==> flow/design.v <==
`timescale 1ns / 1ps
module baud_gen(
    input clk,
    input rst,
    output cy
    );
reg[15:0] Q;
assign cy=(Q==16'd3);  
always@(posedge clk)
begin
	if(rst|cy) Q<=16'd0;
	else Q<=Q+1;
end
endmodule
`timescale 1ns / 1ps
module bitcounter(
    input start,
    input en,
	 input clk,
	 input rst,
    output [3:0] out
    );
wire engedelyezes;
wire nemnulla;
reg[3:0] Q;
assign nemnulla =(Q>4'b0);
assign engedelyezes = (en&(start|nemnulla));
always@(posedge clk)
begin
	if(rst|(en&Q==10)) Q<=4'b0;
	else if(engedelyezes) Q<=Q+1;
end
assign out = Q;
endmodule
`timescale 1ns / 1ps
module bitgenerator(
    input [7:0] sw,
    output [10:0] out
    );
	 assign out[0]=1;  
	 assign out[1]=0;  
	 assign out[2]=sw[0];  
	 assign out[3]=sw[1];  
	 assign out[4]=sw[2];  
	 assign out[5]=sw[3];  
	 assign out[6]=sw[4];  
	 assign out[7]=sw[5];  
	 assign out[8]=sw[6];  
	 assign out[9]=sw[0]^sw[1]^sw[2]^sw[3]^sw[4]^sw[5]^sw[6]^sw[7];  
	 assign out[10]=1;  
endmodule
`timescale 1ns / 1ps
module btn1_pergesmentesito(
    input btn,
	 input clk,
	 input en,
    output btn1_en
    );
	 wire rst = ~btn;
	 wire carry;
	 wire engedelyezes;
	 reg[15:0] Q;
	 assign carry=(Q==4);
	 assign engedelyezes=((btn^carry)&en);
	 always@(posedge clk)
	 begin
		if(rst) Q<=16'b0;
		else if(engedelyezes) Q<=Q+1;
	 end
	 reg dff;
	 always@(posedge clk)
	 begin
		if(en)	dff<=carry;
	 end
	 assign btn1_en=(dff&~carry);
endmodule
`timescale 1ns / 1ps
module btn2_pergesmentesito(
   input btn,
	 input clk,
	 input en,
    output btn2_en
    );
	 wire rst = ~btn;
	 wire engedelyezes;
	 reg[15:0] Q;
	assign btn2_en=(Q==4);
	 assign engedelyezes=((btn^btn2_en)&en);
	 always@(posedge clk)
	 begin
		if(rst) Q<=16'b0;
		else if(engedelyezes) Q<=Q+1;
	 end
endmodule
`timescale 1ns / 1ps
module top_level(
	input clk,
	input rst,
	input btn1,
	input btn2,
	input[7:0] sw,
	output kimenet,
	output[10:0] bitgen_dbg,
	output[3:0] dbgki,
	output startki,
	output btn1enki,
	output btn2enki
    );
	wire en;
	baud_gen baud_generator(.clk(clk), .rst(rst), .cy(en));  
	wire[10:0] swk_allasa;
	bitgenerator bitgen(.sw(sw), .out(swk_allasa));
	wire start;
	wire btn1_en;
	wire btn2_en;
	btn1_pergesmentesito btn1_p(.btn(btn1), .clk(clk), .en(en), .btn1_en(btn1_en));
	btn2_pergesmentesito btn2_p(.btn(btn2), .clk(clk), .en(en), .btn2_en(btn2_en));
	assign start=(btn1_en||btn2_en);  
	assign startki=start;
	assign btn1enki=btn1_en;
	assign btn2enki=btn2_en;
	wire[3:0] mpx_select;
	bitcounter bitcntr(.start(start), .en(en), .clk(clk), .rst(rst), .out(mpx_select));
	assign kimenet=swk_allasa[mpx_select];
	assign bitgen_dbg=swk_allasa;
	assign dbgki=mpx_select;
endmodule
### Reports on top_level

Tool output for the design above, in the order of the flow.
Line numbers count from 1 in the design file above.
Cell names lack the library's common part.
A cell with - has no value.

* design top: top_level
* clock: clk
* library: sky130hd
* timing corner: tt_025C_1v80

### Word-level counts

Yosys after proc, flatten, opt, wreduce and memory -nomap, before mapping. Enables and synchronous resets that opt folds into registers are not counted as muxes. Memory bits, and registers merged into a memory's read port (data or address), are not among the register bits. Print and check cells are not counted. Equal cells are merged and count once.

* register bits after elaboration: 53
* latch bits: 0
* RAM bits: 0
* memory bits (read-only): 0
* word width x clocked read ports: 0
* memories: 0

* add/subtract/negate cells: 4
* $mul: 0
* div/mod/pow operators: 0
* $lt $le $gt $ge: 1
* eq/ne operators: 4
* shifts and indexed selects: 1
* multiplexer cells: 0
* bitwise operators: 18
* reduce/logical cells: 1

Operators by type and width (count)
* adder 16 x 1 -> 16 bit (second input constant): 3
* == test 16 x 3 -> 1 bit (second input constant): 2
* == test 16 x 2 -> 1 bit (second input constant): 1
* variable part select 11 x 4 -> 1 bit: 1
* XOR 1 bit: 9
* AND 1 bit: 5
* adder 4 x 1 -> 4 bit (second input constant): 1
* > comparator 4 x 1 -> 1 bit (second input constant): 1
* == test 4 bit (second input constant): 1
* OR 1 bit: 3
* logical OR 1 bit: 1
* inverter 1 bit: 1

### Longest topological paths

Yosys ltp: most cells in a row. Word level: on the elaborated netlist, between registers, memories and ports. Mapped: between sequential cells and ports; inverters and the memories' decode and read muxes count.

* depth in word-level cells: 8
* ABC_AREA: 1
* gate-level depth with buffers: 12
* gate-level depth less buffers: 11

### After synthesis

Yosys stat after the flow's synthesis: flattened, memories mapped to cells. It holds for the ABC_AREA given above (unset counts as 0); a run with the other value may have another netlist.
Totals and module areas in this step are rounded.

* mapped cells: 547
* synthesis area: 0.0035 mm^2
* area of sequential cells: 0.0011 mm^2
* flip-flop cells: 53
* buffer cells: 20

Cell types
* dfxtp_1: count 52, total area 1.04E+03 um^2
* nand2_1: count 155, total area 581.808 um^2
* nand3_1: count 57, total area 285.274 um^2
* nor2_1: count 73, total area 274.013 um^2
* a21oi_1: count 41, total area 205.197 um^2
* inv_1: count 53, total area 198.941 um^2
* xor2_1: count 20, total area 175.168 um^2
* ha_1: count 8, total area 100.096 um^2
* buf_4: count 12, total area 90.086 um^2
* xnor2_1: count 9, total area 78.826 um^2
* nor3_1: count 13, total area 65.062 um^2
* o21ai_0: count 11, total area 55.053 um^2
* nand4_1: count 8, total area 50.048 um^2
* nor2_2: count 5, total area 31.28 um^2
* edfxtp_1: count 1, total area 30.029 um^2
* nand3b_1: count 3, total area 22.522 um^2
* buf_12: count 1, total area 20.019 um^2
* nand3_4: count 1, total area 17.517 um^2

Not listed: further types 16, cells in them 24.

### Path before layout

OpenSTA on the mapped netlist: ideal clock, no wires. The path of least setup slack (recovery checks aside). Input and output delay are each 20% of the period. Register names are those of the netlist, which keeps one name where synthesis merged equal registers.

* path type: register to register
* from: register btn1_p.Q[0]
* to: register btn1_p.Q[8]
* clock period: 2.16 ns
* setup time: 0.132 ns
* arrival time: 1.375 ns
* setup slack: 0.653 ns
* path delay: 1.507 ns
* driving pins on the path: 12
* buffers on the path: 2
* period reached after synthesis: 1.507 ns

"path delay" = arrival - input delay + setup time.
"driving pins on the path": output pins that drive a net of the path, with the launching flip-flop's if there is one; two outputs of one cell count as two.
"period reached after synthesis" is the clock period less the worst setup slack; recovery checks do not enter. This is arithmetic on one report: input and output delays are still those of the set period (20% each).
The rows between start and end are the longest chain of elaborated cells between them; the timing report does not say that the signal goes this way. Where chains are equally long, one stands for them.
A line is the first line of the expression or statement that the cell stems from. Yosys adds cells for indexed reads and writes and turns some case tables into memories.

* cells stage by stage: dfxtp_1 inv_1 ha_1 nand3_1 nor2_1 nand2_1 nand2_2 and2_4 buf_8 buf_12 nand3_1 a21oi_1
* cells in the longest elaborated chain: 3
* elaborated cells on any way between the ends: 4
* those cells by class: 1 x add/sub; 1 x eq/ne; 2 x logic

RTL lines, path post-synthesis
* start, declared: line 62 `reg[15:0] Q;`
* start, assigned: line 67 `if(rst) Q<=16'b0;`
* start, assigned: line 68 `else if(engedelyezes) Q<=Q+1;`
* == test 16 x 3 -> 1 bit: line 63 `assign carry=(Q==4);`
* XOR 1 bit: line 64 `assign engedelyezes=((btn^carry)&en);`
* AND 1 bit: line 64
* end, assigned: line 67
* end, assigned: line 68
* end, declared: line 62

### Path in the finished layout

Path of least setup slack in the final report of flow run A (OpenROAD, finished layout, wires in). Where an end is a register, its clock arrival counts in the times.

* path type: input to output
* from: input port sw[3]
* to: output port kimenet
* clock period: 3.67 ns
* input delay: 0.73 ns
* output delay: 0.73 ns
* arrival time: 2.21 ns
* setup slack: 0.73 ns
* driving pins on the path: 13
* buffers on the path: 2

The rows between start and end are the longest chain of elaborated cells between them; the timing report does not say that the signal goes this way. Where chains are equally long, one stands for them.

* cells stage by stage: clkdlybuf4s50_1 inv_1 nand2_1 nand2_1 nand2_1 nand2_1 nand2_1 nand2_1 nand2_1 nand3_1 nand2_1 nand2_1 dlygate4sd2_1
* cells in the longest elaborated chain: 6
* elaborated cells on any way between the ends: 6
* those cells by class: 1 x shift; 5 x logic

RTL lines, path post-layout
* start, declared: line 101 `input[7:0] sw,`
* XOR 1 bit x5: line 49 `assign out[9]=sw[0]^sw[1]^sw[2]^sw[3]^sw[4]^sw[5]^sw[6]^sw[7];`
* variable part select 11 x 4 -> 1 bit: line 124 `assign kimenet=swk_allasa[mpx_select];`
* end, declared: line 102 `output kimenet,`

## Implementation results

Flow measurements of top_level on sky130hd: 2 stored runs with different settings, listed in no order. Input and output delays are each 20% of the period that was set; the output load is 0.01 pF.
"period achieved" is the run's clock period less its worst setup slack. It is reckoned from that one timing run; input and output delays stay at 20% of the period that was set.
"total power after layout" rests on the timing tool's default activity at the inputs, not on a simulated workload.
Measured values are rounded.

### Flow run A

==> flow/run.sh <==
#!/bin/bash
# the make line also repeats the synthesis and layout settings of config.mk as NAME=value (left out here)
make -C /OpenROAD-flow-scripts/flow DESIGN_CONFIG=/design/flow/config.mk WORK_HOME=/design/flow/orfs CLKGATE_MAP_FILE= finish
==> flow/config.mk <==
export PLATFORM = sky130hd
export DESIGN_NAME = top_level
export DESIGN_NICKNAME = top_level
export VERILOG_FILES = /design/flow/design.v
export SDC_FILE = /design/flow/constraint.sdc
export NUM_CORES = 4
export LEC_CHECK = 0
export ABC_AREA = 1
export CAP_MARGIN = 20
export CORE_ASPECT_RATIO = 1.03
export CORE_MARGIN = 2
export CORE_UTILIZATION = 39
export CTS_CLUSTER_SIZE = 39
export PLACE_DENSITY = 0.76
export SETUP_SLACK_MARGIN = 0.57
export SLEW_MARGIN = 20
export TNS_END_PERCENT = 15
==> flow/constraint.sdc <==
create_clock -name core_clock -period 3.67 [get_ports {clk}]
set_input_delay 0.7340 -clock core_clock [delete_from_list [all_inputs] [get_ports {clk}]]
set_output_delay 0.7340 -clock core_clock [all_outputs]
set_load 0.01 [all_outputs]

Results of flow run A:
- Area of the die: 0.0097 mm^2
- Total power after layout: 1100 µW
- Period achieved: 2.944 ns
- Smallest setup slack: 0.73 ns
- Worst-case hold slack: 0.46 ns
- Chip area in the Yosys report: 0.0035 mm^2
- Standard-cell area after layout: 0.0038 mm^2
- Setup TNS: 0.000 ns

### Flow run B

==> flow/run.sh <==
#!/bin/bash
# the make line also repeats the synthesis and layout settings of config.mk as NAME=value (left out here)
make -C /OpenROAD-flow-scripts/flow DESIGN_CONFIG=/design/flow/config.mk WORK_HOME=/design/flow/orfs CLKGATE_MAP_FILE= finish
==> flow/config.mk <==
export PLATFORM = sky130hd
export DESIGN_NAME = top_level
export DESIGN_NICKNAME = top_level
export VERILOG_FILES = /design/flow/design.v
export SDC_FILE = /design/flow/constraint.sdc
export NUM_CORES = 4
export LEC_CHECK = 0
export CAP_MARGIN = 20
export CELL_PAD_IN_SITES_GLOBAL_PLACEMENT = 3
export CORE_MARGIN = 2
export CORE_UTILIZATION = 23
export CTS_CLUSTER_DIAMETER = 339
export CTS_CLUSTER_SIZE = 35
export GPL_ROUTABILITY_DRIVEN = 0
export PLACE_DENSITY = 0.74
export SETUP_SLACK_MARGIN = 0.47
export SLEW_MARGIN = 15
==> flow/constraint.sdc <==
create_clock -name core_clock -period 3.53 [get_ports {clk}]
set_input_delay 0.7060 -clock core_clock [delete_from_list [all_inputs] [get_ports {clk}]]
set_output_delay 0.7060 -clock core_clock [all_outputs]
set_load 0.01 [all_outputs]

Results of flow run B:
- Area of the die: 0.014 mm^2
- Total power after layout: 1200 µW
- Period achieved: 3.019 ns
- Smallest setup slack: 0.51 ns
- Worst-case hold slack: 0.46 ns
- Chip area in the Yosys report: 0.003 mm^2
- Standard-cell area after layout: 0.0035 mm^2
- Setup TNS: 0.000 ns
